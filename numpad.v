==> flow/design.v <==
module numpad (
	input clock,
	input alt_key,
	output alt_led,
	input [3:0] rows,
	output [3:0] columns,
	output [5:0] value
);
parameter BTN_EMPTY = 6'b000000;
reg [5:0] prev = 0;
reg [5:0] cur = 0;
reg [1:0] col = 0;
reg [8:0] counter = 0;
reg [3:0] pressed = 0;
reg is_alt = 0;
reg prev_alt_key = 0;
assign columns = ~(1 << col);
assign alt_led = ~is_alt;
always @(posedge clock)
begin
	counter <= counter + 1;
	if (value != BTN_EMPTY)
		is_alt <= 0;
	else
		is_alt <= (alt_key == 1 && prev_alt_key == 0) ? ~is_alt : is_alt;
	prev_alt_key <= alt_key;
	if (counter == 9'b1111111111)
	begin
		case(~rows)
			4'b0001:
			begin
			pressed[col] <= 1;
			cur <= {1'b1, ~is_alt, col, 2'b00};
			end
			4'b0010:
			begin
			pressed[col] <= 1;
			cur <= {1'b1, ~is_alt, col, 2'b01};
			end
			4'b0100:
			begin
			pressed[col] <= 1;
			cur <= {1'b1, ~is_alt, col, 2'b10};
			end
			4'b1000:
			begin
			pressed[col] <= 1;
			cur <= {1'b1, ~is_alt, col, 2'b11};
			end
			default:
			begin
			pressed[col] <= 0;
			cur <= pressed ? cur : BTN_EMPTY;
			end
		endcase	
	end
	if (counter == 9'b011111111)
	begin
		if (&col)
			prev <= cur;
		col <= col + 1;
	end
end
assign value = (counter == 9'b000000000 && col == 2'b11 && {prev[5], prev[3:0]} != {cur[5], cur[3:0]}) ? cur : BTN_EMPTY;
endmodule
From RTL to reports: numpad
The steps from the RTL of numpad to its reports follow in flow order. Lines are those of the file above, counted from 1. Library cell names are shortened. A cell with - has no value.

Top: numpad. Clock port: clock. Standard-cell library: sky130hd. Timing corner: tt_025C_1v80.

Word-level counts
Yosys after proc, flatten, opt, wreduce and memory -nomap, before mapping. Memory bits, and registers merged into a memory's read port (data or address), are not among the register bits. Print and check cells are not counted. Equal cells are merged and count once.

Register bits: 29. Input port bits: 6. For elaborated cells the number is 43. The entry for output and inout port bits reads 11.

Shift operators: 3. For $add $sub $neg the number is 3. For bitwise gates (word level) the number is 8. Reductions and logical operators: 9. For muxes and demuxes the number is 4. The figure for eq/ne operators is 9.

Operators with widths (number): 6-bit case mux with 4-bit select (1); 4-bit inverter (3); 6-bit two-way mux (2); 9-bit by 1-bit adder with 9-bit output (second input constant) (1); 9-bit by 8-bit == test with 1-bit output (second input constant) (1); 9-bit == test (second input constant) (1); 9-bit zero test (1); 1-bit by 3-bit variable shift with 4-bit output (first input constant) (2); 4-bit OR (2); 6-bit nonzero test (1); 5-bit by 1-bit != test with 1-bit output (second input constant) (1); 5-bit != test (1); 2-bit by 2-bit left shift with 4-bit output (first input constant) (1); 4-bit by 1-bit == test with 1-bit output (second input constant) (1); 4-bit by 2-bit == test with 1-bit output (second input constant) (1); 4-bit by 3-bit == test with 1-bit output (second input constant) (1); 4-bit == test (second input constant) (1); 4-bit AND (1); 4-bit nonzero test (1); 4-bit OR reduction (1); 4-bit two-way mux (1); 1-bit logical AND (3); 2-bit negation with 3-bit output (1); 3-bit AND reduction (1); 1-bit inverter (2); 2-bit by 1-bit adder with 2-bit output (second input constant) (1); 2-bit == test (second input constant) (1); 2-bit AND reduction (1).

Depth
Longest topological path by Yosys (ltp), each cell counted once; first at word level (registers and memories cut), then after technology mapping (sequential cells cut; the memories' decode and read muxes count).

Depth after elaboration: 6. The figure for ABC_AREA is 0. The entry for depth in mapped cells reads 5. Under depth with buffers taken out stands 5.

Synthesis result
Yosys stat after the flow's synthesis: flattened, memories mapped to cells. It holds for the ABC_AREA given above (unset counts as 0); a run with the other value may have another netlist.

The figure for standard cells after synthesis is 101. The entry for chip area (Yosys) reads 1260.0 um^2. The figure for flip-flops is 28. The entry for buffer cells reads 0. Under area of sequential cells stands 730.7 um^2.

Cell types: edfxtp_1 (number 17, total area 510.49 um^2); dfxtp_1 (number 11, total area 220.211 um^2); ha_1 (number 8, total area 100.096 um^2); and2_1 (number 15, total area 93.84 um^2); xnor2_1 (number 8, total area 70.067 um^2); xor2_1 (number 6, total area 52.55 um^2); inv_1 (number 11, total area 41.29 um^2); nand3_1 (number 4, total area 20.019 um^2); mux2i_2 (number 1, total area 13.763 um^2); a31oi_2 (number 1, total area 12.512 um^2); and3_1 (number 2, total area 12.512 um^2); nor4_1 (number 2, total area 12.512 um^2); nor4_2 (number 1, total area 12.512 um^2); a21oi_1 (number 2, total area 10.01 um^2); and3b_1 (number 1, total area 8.758 um^2); and4_1 (number 1, total area 8.758 um^2); nand4b_1 (number 1, total area 8.758 um^2); and3_2 (number 1, total area 7.507 um^2).

Not listed: further types 7, cells in them 8.

Path before layout
Path of least setup slack by OpenSTA after synthesis, without wires, with an ideal clock, recovery checks aside; 20% of the period is set as input and as output delay. Where synthesis merged equal registers, the netlist keeps one of their names.

Path kind: reg-to-output. From: register col[0]. To: output value[0]. The figure for buffers on the path is 0. For arrival time the number is 1.266 ns. Output delay: 0.394 ns. For time at the first pin the number is 0.000 ns. The figure for slack is 0.310 ns. The figure for driving pins on the path is 6. Delay of the path: 1.266 ns. Under required time stands 1.576 ns. Under clock period stands 1.97 ns. The entry for synthesis period reached reads 1.66 ns.

"delay of the path" is the arrival time less input delay plus setup time. At an output port there is no setup time. "driving pins on the path" counts driving pins, that of a launching flip-flop among them; a cell with two outputs on the path counts twice. "synthesis period reached" = period - worst setup slack (recovery checks aside). The figure is calculated, with input and output delays left at 20% of the set period. Between the ends stands the longest chain of elaborated cells between them, by number of cells; it is not shown to be the way that was timed. Of several equally long chains one is given. A line is the first line of the expression or statement that the cell stems from. Yosys adds cells for indexed reads and writes and turns some case tables into memories.

Cell sequence: edfxtp_1 ha_1 nor3b_1 nand4b_1 a31oi_2 and2_1. Under length of the longest elaborated chain stands 4.

RTL lines, path post-synthesis: start: declaration (line 12) `reg [1:0] col = 0;`; start: assignment (line 61) `col <= col + 1;`; 2-bit == test (line 64) `assign value = (counter == 9'b000000000 && col == 2'b11 && {prev[5], prev[3:0]} != {cur[5], cur[3:0]}) ? cur : ...`; 1-bit logical AND x2 (line 64); 6-bit two-way mux (line 64); end: declaration (line 7) `output [5:0] value`.

Worst path after layout
From the final timing report of job 1: the path of least setup slack in the routed layout; clock arrival at registers is part of the times.

Path kind: reg-to-output. From: register col[0]. To: output value[4]. The figure for driving pins on the path is 7. For arrival time the number is 1.75 ns. Under required time stands 1.90 ns. The figure for slack is 0.16 ns. For time at the first pin the number is 0.26 ns. The figure for buffers on the path is 1. Under clock period stands 2.38 ns. Output delay: 0.48 ns.

Between the ends stands the longest chain of elaborated cells between them, by number of cells; it is not shown to be the way that was timed. Of several equally long chains one is given.

Cell sequence: edfxtp_1 ha_1 nor3b_2 nand4b_1 a31oi_4 and2_1 clkdlybuf4s15_1. Under length of the longest elaborated chain stands 4.

RTL lines, path after layout: start: declaration (line 12) `reg [1:0] col = 0;`; start: assignment (line 61) `col <= col + 1;`; 2-bit == test (line 64) `assign value = (counter == 9'b000000000 && col == 2'b11 && {prev[5], prev[3:0]} != {cur[5], cur[3:0]}) ? cur : ...`; 1-bit logical AND x2 (line 64); 6-bit two-way mux (line 64); end: declaration (line 7) `output [5:0] value`.

Memo
Re: implementation data of numpad

Flow measurements of numpad on sky130hd: 2 stored runs with different settings, listed in no order. Input and output delays are each 20% of the period that was set; the output load is 0.01 pF. By "period reached" is meant the clock period of the run minus its worst setup slack. This is arithmetic on one report: input and output delays are still those of the set period (20% each). "critical path time": the worst setup path's part of the clock period (all of it between registers, 20% less for each end at a port) less its slack. A launch clock that arrives late makes it longer, a capture clock that arrives late makes it shorter. "total design power": no workload was simulated; the value follows from the tool's default switching activity.

Job 1 has these settings: period_ns 2.38; CORE_UTILIZATION 32; PLACE_DENSITY_LB_ADDON 0.18; CORE_MARGIN 7; TNS_END_PERCENT 20; GPL_ROUTABILITY_DRIVEN 0; CTS_CLUSTER_DIAMETER 43; CAP_MARGIN 30; SLEW_MARGIN 20. The measured smallest setup slack is 0.156 ns. For the post-route setup TNS the run shows 0.000 ns. The critical path time reads 1.75 ns. Worst setup path type: reg-to-output. The standard-cell area of the final layout stands at 1591.5 um^2. For the post-route worst hold slack the run shows 0.470 ns. The measured total design power is 0.7893 mW. The utilization after layout stands at 0.428. The measured period reached is 2.224 ns. The post-synthesis cell area reads 1260.0 um^2. The die size is 5890.6 um^2.

Job 2 has these settings: period_ns 1.27; CORE_UTILIZATION 71; SETUP_SLACK_MARGIN 0.0; PLACE_DENSITY_LB_ADDON 0.29; GPL_ROUTABILITY_DRIVEN 1; CTS_CLUSTER_DIAMETER 245; CAP_MARGIN 20; CORE_MARGIN 2; SLEW_MARGIN 20. Outcome: unfinished; error DPL-0033 in placement.
